==> flow/design.v <==
`default_nettype none
module CharDrawer_serial #(
    parameter MAX_CHARS = 16
    ) (
    input wire logic                         clk,         
    input wire logic                         reset,       
    input wire logic                         enable,      
    output logic                             done,        
    output logic                             tx,          
    input wire logic [(MAX_CHARS * 8) - 1:0] string_in    
    );
    logic setCnt, decCnt, send, sent;
    logic[$clog2(MAX_CHARS)-1:0] cnt;
    logic[7:0] din;
    typedef enum logic[1:0] {ST_IDLE, ST_REQ, ST_ACK, ST_DONE} StateType;
    StateType cs, ns;
    assign din = string_in[cnt * 8 +: 8];
    always_ff @(posedge clk)
        if (setCnt)
            cnt <= MAX_CHARS-1;
        else if (decCnt)
            cnt <= cnt - 1;
    always_ff @(posedge clk)
        cs <= ns;
    always_comb begin
        ns = cs;
        send = 0;
        setCnt = 0;
        decCnt = 0;
        done = 0;
        if (reset)
            ns = ST_IDLE;
        else case (cs)
            ST_IDLE: begin
                if (enable) ns = ST_REQ;
                setCnt = 1;
            end
            ST_REQ: begin
                if (sent) ns = ST_ACK;
                send = 1;
            end
            ST_ACK: begin
                if (~sent) begin
                    if (cnt == 0)
                        ns = ST_DONE;
                    else begin
                        ns = ST_REQ;
                        decCnt = 1;
                    end
                end
            end
            ST_DONE: begin
                if (~enable) ns = ST_IDLE;
                done = 1;
            end
            endcase
    end
    tx TX(.clk(clk), .Reset(reset), .Send(send), .Din(din), .Sent(sent), .Sout(tx));
endmodule
`timescale 1ns / 1ps
`default_nettype none
module tx (
	input wire logic clk,    
	input wire logic Reset,  
	input wire logic Send,   
	input wire logic[7:0] Din,  
	output logic Sent,  
	output logic Sout   
);
typedef enum logic[2:0] {IDLE, START, BITS, PAR, STOP, ACK} StateType;
StateType ns, cs;
localparam TIMER_MAX = 5208;  
logic clrTimer, timerDone;  
logic[12:0] timer;
localparam DATA_BITS = 8;
logic clrBit, incBit, bitDone;  
logic[2:0] bitNum;
logic startBit, dataBit, parityBit;  
assign timerDone = (timer == TIMER_MAX-1) ? 1'b1 : 1'b0;
always_ff @(posedge clk)
	if (Reset || clrTimer || timerDone)
		timer <= 0;
	else
		timer <= timer+1;
assign bitDone = (bitNum == DATA_BITS-1) ? 1'b1 : 1'b0;
always_ff @(posedge clk)
	if (Reset || clrBit)
		bitNum <= 0;
	else if (incBit)
		bitNum <= bitNum+1;
always_comb
begin
	ns = cs;
	clrTimer = 1'b0;
	incBit = 1'b0;
	clrBit = 1'b0;
	startBit = 1'b0;
	dataBit = 1'b0;
	parityBit = 1'b0;
	Sent = 1'b0;
	if (Reset)
		ns = IDLE;
	else
		case (cs)
		IDLE: begin
			if (Send) ns = START;
			clrTimer = 1'b1;
		end
		START: begin
			if (timerDone) begin
				ns = BITS;
				clrBit = 1'b1;
			end
			startBit = 1'b1;
		end
		BITS: begin
			if (timerDone)
				if (bitDone) ns = PAR;
				else incBit = 1'b1;
			dataBit = 1'b1;
		end
		PAR: begin
			if (timerDone) ns = STOP;
			parityBit = 1'b1;
		end
		STOP: begin
			if (timerDone) ns = ACK;
		end
		ACK: begin
			if (~Send) ns = IDLE;
			Sent = 1'b1;
		end
		endcase
end
always_ff @(posedge clk)
	cs <= ns;
always_ff @(posedge clk)
	if (startBit)
		Sout <= 0;
	else if (dataBit)
		Sout <= Din[bitNum];
	else if (parityBit)
		Sout <= ~^Din;  
	else
		Sout <= 1;
endmodule
---- From RTL to reports: CharDrawer_serial ----
What the tools print for CharDrawer_serial, step after step.
Line numbers count from 1 in the design file above.
Cell names lack the library's common part.
Not given: -
design
  top module .............................. CharDrawer_serial
  clock port .............................. clk
  library ................................. sky130hd
  corner .................................. tt_025C_1v80

---- Word-level counts ----
Yosys after proc, flatten, opt, wreduce and memory -nomap, before mapping. Memory bits, and registers merged into a memory's read port (data or address), are not among the register bits. Print and check cells are not counted. Equal cells are merged and count once.
storage and ports
  flip-flop bits (word level) ............. 26
  bits in writable memories ............... 0
  input bits .............................. 131
  bits in read-only memories .............. 0
  clocked read ports x word width ......... 0
  latch bits .............................. 0
  word-level cells ........................ 91
  output and inout port bits .............. 2
  memory cells ............................ 0
cells by class
  reduce/logical cells .................... 14
  div/mod/pow operators ................... 0
  bitwise operators ....................... 0
  $add $sub $neg .......................... 3
  shifts and indexed selects .............. 2
  magnitude comparators ................... 0
  multiply operators ...................... 0
  eq/ne operators ......................... 21
  muxes and demuxes ....................... 45
operators by type and width
  kind                                            count
  variable part select 128 x 8 -> 8 bit           1
  2-to-1 mux 1 bit                                27
  2-to-1 mux 3 bit                                7
  parallel mux 3 bit (select 6 bit)               1
  adder 13 x 1 -> 13 bit with constant B          1
  equality test 13 bit with constant B            1
  inequality test 2 x 1 -> 1 bit with constant B  6
  OR reduction 3 bit                              4
  inequality test 2 bit with constant B           5
  2-to-1 mux 2 bit                                5
  equality test 3 bit with constant B             3
  variable part select 8 x 3 -> 1 bit             1
  AND reduction 8 bit                             1
  XNOR reduction 8 bit                            1
  parallel mux 2 bit (select 4 bit)               1
  parallel mux 1 bit (select 2 bit)               4
  equality test 3 x 2 -> 1 bit with constant B    2
  nonzero test 6 bit                              1
  equality test 2 bit with constant B             2
  subtractor 4 x 1 -> 4 bit with constant B       1
  logical NOT 4 bit                               1
  AND reduction 4 bit                             1
  logical OR 1 bit                                3
  adder 3 x 1 -> 3 bit with constant B            1
  equality test 3 x 1 -> 1 bit with constant B    1
  logical NOT 3 bit                               1
  equality test 2 x 1 -> 1 bit with constant B    1
  logical NOT 2 bit                               1

---- Longest topological paths ----
Longest topological path by Yosys (ltp), each cell counted once; first at word level (registers and memories cut), then after technology mapping (sequential cells cut; the memories' decode and read muxes count).
depth
  depth in word-level cells ............... 6
  ABC_AREA ................................ 0
  gate-level depth with buffers ........... 10
  gate-level depth less buffers ........... 8

---- Netlist ----
The flow's flattened synthesis, as Yosys stat reports it; memories are mapped. The netlist is that of the ABC_AREA named above (0 if unset); the other value can give another one.
The area totals of this step are shown rounded.
cell types
  type      count  area in all (um^2)
  dfxtp_1   31     620.595
  mux4_2    16     360.346
  mux2i_1   34     340.326
  nor2_1    41     153.898
  a221oi_1  15     131.376
  xnor2_1   14     122.618
  a22oi_1   10     75.072
  xor2_1    7      61.309
  ha_1      4      50.048
  nand3_1   9      45.043
  nor3b_1   6      45.043
  buf_12    2      40.038
  nand2_1   10     37.536
  o21ai_1   7      35.034
  buf_8     2      30.029
  inv_1     7      26.275
  buf_6     2      22.522
  a21oi_1   4      20.019
Not listed: further types 24, cells in them 45.
synthesis totals
  chip area (Yosys) ....................... 2505 um^2
  buffers ................................. 18
  flip-flops .............................. 31
  mapped cells ............................ 266
  sequential area ......................... 620.6 um^2
The figures by module come from a second, unflattened synthesis with its own total; it is not the netlist above.
unflattened totals
  cell total of the unflattened synthesis .. 233
  area (unflattened synthesis) ............ 2431 um^2
Each row is one instance without its submodules.
modules
  module             seq. area (um^2)  area (um^2)  times used  cells
  CharDrawer_serial  160.2             1311         1           112
  tx                 460.4             1120         1           121

---- Path before layout ----
Source: OpenSTA report_checks on the synthesized netlist (no wires, ideal clock, input and output delay 20% of the period each), path of least setup slack; recovery checks are left aside. Register names are those of the netlist, which keeps one name where synthesis merged equal registers.
timing after synthesis
  path type ............................... reg2reg
  start ................................... register cnt[0]
  end ..................................... register TX.Sout
  buffers on the path ..................... 2
  stages on the path ...................... 10
  library setup time ...................... 124 ps
  data arrival time ....................... 1917 ps
  path delay .............................. 2041 ps
  launch time at the first pin ............ 0 ps
  slack ................................... 379 ps
  clock period ............................ 2420 ps
  data required time ...................... 2296 ps
  synthesis period reached ................ 2041 ps
"path delay" is the arrival time less input delay plus setup time.
"stages on the path": output pins that drive a net of the path, with the launching flip-flop's if there is one; two outputs of one cell count as two.
"synthesis period reached" is the clock period less the worst setup slack; recovery checks do not enter. This is arithmetic on one report: input and output delays are still those of the set period (20% each).
The rows between start and end are the longest chain of elaborated cells between them; the timing report does not say that the signal goes this way. Where chains are equally long, one stands for them.
Each line given opens the expression or statement behind the cell; cells for indexed reads and writes are added by Yosys, which also makes memories of some case tables.
A register here has more assigning lines than the two given.
between the ends, after synthesis
  path through ............................ dfxtp_1 -> buf_6 -> buf_12 -> mux4_2 -> a22oi_2 -> o21ai_2 -> xor2_1 -> xnor2_1 -> xnor2_1 -> a31oi_1
  length of the longest elaborated chain .. 4
  elaborated cells between the ends (all ways) .. 5
  source lines of those cells ............. 5
  those cells by class .................... 2 x shift; 2 x mux; 1 x reduce/logical
RTL lines, path after synthesis
  what                                   line  RTL
  start, declared                        13    logic[$clog2(MAX_CHARS)-1:0] cnt;
  start, assigned                        20    cnt <= MAX_CHARS-1;
  start, assigned                        22    cnt <= cnt - 1;
  variable part select 128 x 8 -> 8 bit  17    assign din = string_in[cnt * 8 +: 8];
  XNOR reduction 8 bit                   143   Sout <= ~^Din;
  2-to-1 mux 1 bit                       142   else if (parityBit)
  2-to-1 mux 1 bit                       140   else if (dataBit)
  end, assigned                          141   Sout <= Din[bitNum];
  end, assigned                          143
  end, declared                          68    output logic Sout

Memo
Re: implementation data of CharDrawer_serial

Design CharDrawer_serial on sky130hd. What follows are 2 stored runs of the flow, each under its own settings; their order means nothing. The constraints put input and output delay at 20% of the set period each and load the outputs with 0.01 pF.

======== job 1 ========
==> flow/run.sh <==
#!/bin/bash
# the make line also repeats the synthesis and layout settings of config.mk as NAME=value (left out here)
make -C /OpenROAD-flow-scripts/flow DESIGN_CONFIG=/design/flow/config.mk WORK_HOME=/design/flow/orfs CLKGATE_MAP_FILE= finish
==> flow/config.mk <==
export PLATFORM = sky130hd
export DESIGN_NAME = CharDrawer_serial
export DESIGN_NICKNAME = CharDrawer_serial
export VERILOG_FILES = /design/flow/design.v
export SDC_FILE = /design/flow/constraint.sdc
export NUM_CORES = 4
export LEC_CHECK = 0
export ABC_AREA = 0
export CAP_MARGIN = 20
export CELL_PAD_IN_SITES_DETAIL_PLACEMENT = 0
export CORE_MARGIN = 2
export CORE_UTILIZATION = 63
export CTS_CLUSTER_DIAMETER = 30
export GPL_TIMING_DRIVEN = 1
export HOLD_SLACK_MARGIN = -0.07
export PLACE_DENSITY = 0.58
export SETUP_SLACK_MARGIN = 0.95
export SLEW_MARGIN = 30
export TNS_END_PERCENT = 25
==> flow/constraint.sdc <==
create_clock -name core_clock -period 3.31 [get_ports {clk}]
set_input_delay 0.6620 -clock core_clock [delete_from_list [all_inputs] [get_ports {clk}]]
set_output_delay 0.6620 -clock core_clock [all_outputs]
set_load 0.01 [all_outputs]

-------- job 1 --------
  no results, placement failed with GPL-0301

======== job 2 ========
==> flow/run.sh <==
#!/bin/bash
# the make line also repeats the synthesis and layout settings of config.mk as NAME=value (left out here)
make -C /OpenROAD-flow-scripts/flow DESIGN_CONFIG=/design/flow/config.mk WORK_HOME=/design/flow/orfs CLKGATE_MAP_FILE= finish
==> flow/config.mk <==
export PLATFORM = sky130hd
export DESIGN_NAME = CharDrawer_serial
export DESIGN_NICKNAME = CharDrawer_serial
export VERILOG_FILES = /design/flow/design.v
export SDC_FILE = /design/flow/constraint.sdc
export NUM_CORES = 4
export LEC_CHECK = 0
export CAP_MARGIN = 20
export CELL_PAD_IN_SITES_DETAIL_PLACEMENT = 2
export CORE_MARGIN = 2
export CORE_UTILIZATION = 40
export CTS_CLUSTER_SIZE = 65
export GPL_ROUTABILITY_DRIVEN = 1
export MIN_ROUTING_LAYER = met2
export PLACE_DENSITY = 0.7
export SETUP_SLACK_MARGIN = -0.13
export SLEW_MARGIN = 20
==> flow/constraint.sdc <==
create_clock -name core_clock -period 1.97 [get_ports {clk}]
set_input_delay 0.3940 -clock core_clock [delete_from_list [all_inputs] [get_ports {clk}]]
set_output_delay 0.3940 -clock core_clock [all_outputs]
set_load 0.01 [all_outputs]

-------- job 2 --------
  no results, placement failed with DPL-0033
